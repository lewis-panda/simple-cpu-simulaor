==> flow/design.v <==
 module SP(
	clk,
	rst_n,
	in_valid,
	inst,
	mem_dout,
	out_valid,
	inst_addr,
	mem_wen,
	mem_addr,
	mem_din
);
input                    clk, rst_n, in_valid;
input             [31:0] inst;
input  signed     [31:0] mem_dout;
output reg               out_valid;
output reg        [31:0] inst_addr;
output reg               mem_wen;
output reg        [11:0] mem_addr;
output reg signed [31:0] mem_din;
reg signed [31:0] r [0:31]; 
reg [5:0] opcode;
reg [4:0] rs;
reg [4:0] rt;
reg [4:0] rd;
reg [4:0] shamt;
reg [5:0] funct;
reg signed [15:0] immediate;
reg [25:0] jump_address;
integer i;
integer done;
integer wb;
localparam S_IDLE = 'd0;
localparam S_IN = 'd1;
localparam S_EXEC = 'd2;
localparam S_OUT = 'd3;
reg [1:0] current_state, next_state;
integer test;
reg [4:0] counter;   
always @(posedge clk, negedge rst_n) begin
    if (!rst_n) begin
        inst_addr <= 32'h0;
        out_valid <= 1'b0;
		mem_wen <= 1'b1;
		mem_addr <= 0;  
		mem_din <=0;	
        counter <= 5'b0;   
        for (i = 0; i < 32; i = i + 1) begin
            r[i] <= 32'h0;
        end
        current_state <= S_IDLE;
    end else begin
        current_state <= next_state;
		if(current_state==S_EXEC && done ==0) begin
			done <= 1;
			case(opcode)
				6'b000000: begin
					case(funct)
						6'b000000: begin
							r[rd] <= r[rs] & r[rt];   
							inst_addr <= inst_addr + 4;
						end
						6'b000001: begin
							r[rd] <= r[rs] | r[rt];   
							inst_addr <= inst_addr + 4;
						end
						6'b000010: begin
							r[rd] <= r[rs] + r[rt];   
							inst_addr <= inst_addr + 4;
						end
						6'b000011: begin
							r[rd] <= r[rs] - r[rt];   
							inst_addr <= inst_addr + 4;
						end
						6'b000100: begin
							r[rd] <= r[rs] < r[rt] ? 32'h1 : 32'h0;   
							inst_addr <= inst_addr + 4;
						end
						6'b000101: begin
							r[rd] <= r[rs] << shamt;   
							inst_addr <= inst_addr + 4;
						end
						6'b000110: begin
							r[rd] <= ~(r[rs] | r[rt]);   
							inst_addr <= inst_addr + 4;
						end
						6'b000111: inst_addr <= r[rs];   
						default: begin
						end
					endcase
				end
				6'b000001: begin
					r[rt] <= r[rs] & $unsigned(immediate);   
					inst_addr <= inst_addr + 4;
				end
				6'b000010: begin
					r[rt] <= r[rs] | $unsigned(immediate);   
					inst_addr <= inst_addr + 4;
				end
				6'b000011: begin
					r[rt] <= r[rs] + $signed(immediate);   
					inst_addr <= inst_addr + 4;
				end
				6'b000100: begin
					r[rt] <= r[rs] - $signed(immediate);   
					inst_addr <= inst_addr + 4;
				end
				6'b000101: begin
					mem_wen <= 1'b1;  
					wb=1;
					inst_addr <= inst_addr + 4;
				end
				6'b000110: begin
					mem_wen <= 1'b0; 
					mem_din <= r[rt];
					inst_addr <= inst_addr + 4;
				end
				6'b000111: begin
					if (r[rs] == r[rt]) begin
						inst_addr <= $signed(inst_addr) + 4 + $signed({immediate, 2'b00});
					end else begin
						inst_addr <= inst_addr + 4;
					end
				end
				6'b001000: begin
					if (r[rs] != r[rt]) begin
						inst_addr <= $signed(inst_addr) + 4 + $signed({immediate, 2'b00});
					end else begin
						inst_addr <= inst_addr + 4;
					end
				end
				6'b001001: begin          
					r[rt] <= {immediate, 16'h0000};
					inst_addr <= inst_addr + 4;
				end
				6'b001010: begin  
					inst_addr <= {inst_addr[31:28], jump_address << 2};
				end
				6'b001011: begin
					r[31] <= inst_addr + 4;
					inst_addr <= {inst_addr[31:28], jump_address << 2};
				end
				default: begin
				end
			endcase
		end
        if ((current_state == S_OUT && !in_valid) || counter == 5'b1010) begin
            out_valid <= 1'b1;
            counter <= 5'b0;   
        end else begin
            out_valid <= 1'b0;
            if (counter == 5'b1010) begin
                counter <= 5'b0;
            end
        end
        if (in_valid) begin
            counter <= 5'b0;   
        end else if (counter != 5'b1010) begin
            counter <= counter + 1'b1;   
        end
    end
end
always @(*) begin
    case (current_state)
        S_IDLE: begin
            if (in_valid)
                next_state = S_IN;
            else
                next_state = S_IDLE;
        end
        S_IN: begin
            if (in_valid) begin
                next_state = S_IN;
				opcode = inst[31:26];
				rs = inst[25:21];
				rt = inst[20:16];
				rd = inst[15:11];
				shamt = inst[10:6];
				funct = inst[5:0];
				immediate = inst[15:0];
				jump_address = inst[25:0];
            end else begin 
                next_state = S_EXEC;
				done=0;
			end 
        end
        S_EXEC: begin
			mem_addr =  r[rs] + $signed(immediate);
			if (done) begin
                next_state = S_OUT;
				done=1;
            end else begin
                next_state = S_EXEC;
			end
		end
        S_OUT:	begin
			next_state = S_IDLE;
			mem_wen = 1'b1;
			if(wb==1) begin	
				mem_addr =  r[rs] + $signed(immediate);
				r[rt] = mem_dout;
				wb=0;
			end
		end
		default: next_state = S_IDLE;
    endcase
end
endmodule
## From RTL to reports: SP

What the tools print for SP, step after step.
Line numbers count from 1 in the design file above.
Not given: --

- Design top: SP
- Clock input: clk
- Library: sky130hd
- Timing corner: tt_025C_1v80

## Word level

Source: Yosys, flattened and elaborated. Widths are those after wreduce. Registers that Yosys merges into a memory's read port (data or address) are not register bits. Print and check cells do not count. Equal cells are merged and count once.

- Add/subtract/negate cells: 1
- Equal/unequal tests: 5
- Multiplexer cells: 8
- Reductions and logical operators: 5

Operator list:

| cell | number |
|---|---|
| two-way mux 5 bit | 4 |
| parallel mux 2 bit (select 4 bit) | 1 |
| adder 5 x 1 -> 5 bit (second input constant) | 1 |
| equality test 5 x 4 -> 1 bit (second input constant) | 1 |
| inequality test 5 x 4 -> 1 bit (second input constant) | 1 |
| equality test 2 bit (second input constant) | 2 |
| nonzero test 4 bit | 1 |
| equality test 2 x 1 -> 1 bit (second input constant) | 1 |
| zero test 2 bit | 1 |
| two-way mux 2 bit | 1 |
| two-way mux 1 bit | 2 |
| logical AND 1 bit | 1 |
| logical OR 1 bit | 1 |
| zero test 1 bit | 1 |

- Register bits after elaboration: 8
- Input port bits: 67
- Output and inout bits: 78
- Elaborated cells: 22

## Longest topological paths

Longest topological path by Yosys (ltp), each cell counted once; first at word level (registers and memories cut), then after technology mapping (sequential cells cut; the memories' decode and read muxes count).

- Word-level depth: 6
- ABC_AREA: 0
- Gate-level depth with buffers: 4
- Depth with buffers taken out: 4

## Synthesis result

The flow's flattened synthesis, as Yosys stat reports it; memories are mapped. The netlist is that of the ABC_AREA named above (0 if unset); the other value can give another one.
The area totals of this step are shown rounded.

Cell types:

| type | number | area in all (sq um) |
|---|---|---|
| sky130_fd_sc_hd__buf_4 | 77 | 578.054 |
| sky130_fd_sc_hd__dfrtp_1 | 9 | 225.216 |
| sky130_fd_sc_hd__dfstp_2 | 1 | 26.275 |
| sky130_fd_sc_hd__ha_1 | 2 | 25.024 |
| sky130_fd_sc_hd__nor2_1 | 6 | 22.522 |
| sky130_fd_sc_hd__xor2_1 | 2 | 17.517 |
| sky130_fd_sc_hd__nand3_1 | 3 | 15.014 |
| sky130_fd_sc_hd__inv_1 | 3 | 11.261 |
| sky130_fd_sc_hd__o21ai_0 | 2 | 10.01 |
| sky130_fd_sc_hd__a31o_1 | 1 | 8.758 |
| sky130_fd_sc_hd__xnor2_1 | 1 | 8.758 |
| sky130_fd_sc_hd__conb_1 | 2 | 7.507 |
| sky130_fd_sc_hd__o21a_1 | 1 | 7.507 |
| sky130_fd_sc_hd__nor2b_1 | 1 | 6.256 |

- Cell count: 111
- Mapped area: 970 sq um
- Sequential area: 250 sq um
- Flip-flops: 10
- Buffers: 77

## Path before layout

Path of least setup slack by OpenSTA after synthesis, without wires, with an ideal clock, recovery checks aside; 20% of the period is set as input and as output delay. Where synthesis merged equal registers, the netlist keeps one of their names.

- Path kind: flip-flop to flip-flop
- Start: register counter[0]
- End: register counter[4]
- Period: 1360 ps
- Library setup time: 118 ps
- Time at the first pin: 0 ps
- Arrival: 861 ps
- Required time: 1242 ps
- Path slack: 380 ps
- Path delay: 979 ps
- Stages on the path: 5
- Path buffers: 0
- Synthesis period reached: 980 ps

"path delay" = arrival - input delay + setup time.
"stages on the path" counts driving pins, that of a launching flip-flop among them; a cell with two outputs on the path counts twice.
"synthesis period reached" is the clock period less the worst setup slack; recovery checks do not enter. This is arithmetic on one report: input and output delays are still those of the set period (20% each).
Between the ends stands the longest chain of elaborated cells between them, by number of cells; it is not shown to be the way that was timed. Of several equally long chains one is given.
Each line given opens the expression or statement behind the cell; cells for indexed reads and writes are added by Yosys, which also makes memories of some case tables.
A register here has more assigning lines than the two given.

- Cell sequence: sky130_fd_sc_hd__dfrtp_1 -> sky130_fd_sc_hd__ha_1 -> sky130_fd_sc_hd__nand3_1 -> sky130_fd_sc_hd__xor2_1 -> sky130_fd_sc_hd__nor2_1
- Length of the longest elaborated chain: 5
- Elaborated cells on any way between the ends: 9
- Those cells by class: add/sub: 1; eq/ne: 2; mux: 4; reduce/logical: 2

RTL lines, path after synthesis:

| item | RTL line | RTL |
|---|---|---|
| from (decl) | 39 | `reg [4:0] counter;` |
| from (assign) | 47 | `counter <= 5'b0;` |
| from (assign) | 159 | `counter <= counter + 1'b1;` |
| equality test 5 x 4 -> 1 bit | 152 | `if (counter == 5'b1010) begin` |
| two-way mux 5 bit | 152 |  |
| two-way mux 5 bit | 147 | `if ((current_state == S_OUT && !in_valid) \|\| counter == 5'b1010) begin` |
| two-way mux 5 bit | 158 | `end else if (counter != 5'b1010) begin` |
| two-way mux 5 bit | 156 | `if (in_valid) begin` |
| to (assign) | 157 | `counter <= 5'b0;` |
| to (assign) | 159 |  |
| to (decl) | 39 |  |

## Path in the finished layout

From the final timing report of flow run A: the path of least setup slack in the routed layout; clock arrival at registers is part of the times.
The path's times are printed in steps of 10 ps; the period is the one set.

- Path kind: flip-flop to flip-flop
- Start: register counter[1]
- End: register counter[4]
- Period: 575 ps
- Library setup time: 110 ps
- Time at the first pin: 260 ps
- Arrival: 1180 ps
- Required time: 730 ps
- Path slack: -450 ps
- Stages on the path: 5
- Path buffers: 0

Between the ends stands the longest chain of elaborated cells between them, by number of cells; it is not shown to be the way that was timed. Of several equally long chains one is given.
A register here has more assigning lines than the two given.

- Cell sequence: sky130_fd_sc_hd__dfrtp_1 -> sky130_fd_sc_hd__ha_2 -> sky130_fd_sc_hd__nand3_2 -> sky130_fd_sc_hd__xor2_1 -> sky130_fd_sc_hd__nor2_1
- Length of the longest elaborated chain: 5
- Elaborated cells on any way between the ends: 9
- Those cells by class: add/sub: 1; eq/ne: 2; mux: 4; reduce/logical: 2

RTL lines, path after layout:

| item | RTL line | RTL |
|---|---|---|
| from (decl) | 39 | `reg [4:0] counter;` |
| from (assign) | 47 | `counter <= 5'b0;` |
| from (assign) | 159 | `counter <= counter + 1'b1;` |
| equality test 5 x 4 -> 1 bit | 152 | `if (counter == 5'b1010) begin` |
| two-way mux 5 bit | 152 |  |
| two-way mux 5 bit | 147 | `if ((current_state == S_OUT && !in_valid) \|\| counter == 5'b1010) begin` |
| two-way mux 5 bit | 158 | `end else if (counter != 5'b1010) begin` |
| two-way mux 5 bit | 156 | `if (in_valid) begin` |
| to (assign) | 157 | `counter <= 5'b0;` |
| to (assign) | 159 |  |
| to (decl) | 39 |  |

Subject: SP on sky130hd, stored results

Hello all,

Measured data: module SP, platform sky130hd, 2 stored runs of the flow under differing settings, order arbitrary. Input and output delays are each 20% of the period that was set; the output load is 0.01 pF.
"period reached" means the clock period less the worst setup slack. The figure is calculated, with input and output delays left at 20% of the set period.
"worst setup path time" means the part of the period allowed to the worst setup path (the constraints hold back 20% at inputs and 20% at outputs) less its slack; where the path has registers, the arrival times of their clocks count too.
By "power consumption" is meant OpenSTA's value without simulated activity: inputs other than the clock are taken to toggle once in ten clock periods, and the tool carries that through the logic.
"worst setup path time" is known to 10 ps.
The results are shown rounded.
Among the settings, . means not set for that run.

| item | flow run A | flow run B |
|---|---|---|
| period_ns | 0.575 | 0.691 |
| CAP_MARGIN | 20 | 20 |
| CORE_MARGIN | 2 | 2 |
| CORE_UTILIZATION | 40 | 15 |
| SLEW_MARGIN | 20 | 20 |
| SETUP_SLACK_MARGIN | . | 0.13 |
| PLACE_DENSITY | . | 0.48 |
| CORE_ASPECT_RATIO | . | 1.46 |
| CELL_PAD_IN_SITES_GLOBAL_PLACEMENT | . | 0 |
| CELL_PAD_IN_SITES_DETAIL_PLACEMENT | . | 1 |
| ABC_AREA | . | 0 |
| CTS_CLUSTER_SIZE | . | 26 |
| chip area in the Yosys report (sq um) | 970 | 970 |
| utilization in the final report (%) | 39 | 15 |
| die footprint (sq um) | 2800 | 7100 |
| summed negative setup slack (ps) | -3200 | -2000 |
| worst setup path time (ps) | 1030 | 990 |
| worst path kind | flip-flop to flip-flop | flip-flop to flip-flop |
| power consumption (mW) | 1.8 | 1.6 |
| standard-cell area after routing (sq um) | 880 | 930 |
| lowest setup slack (ps) | -450 | -300 |
| period reached (ps) | 1028 | 989 |

Thanks
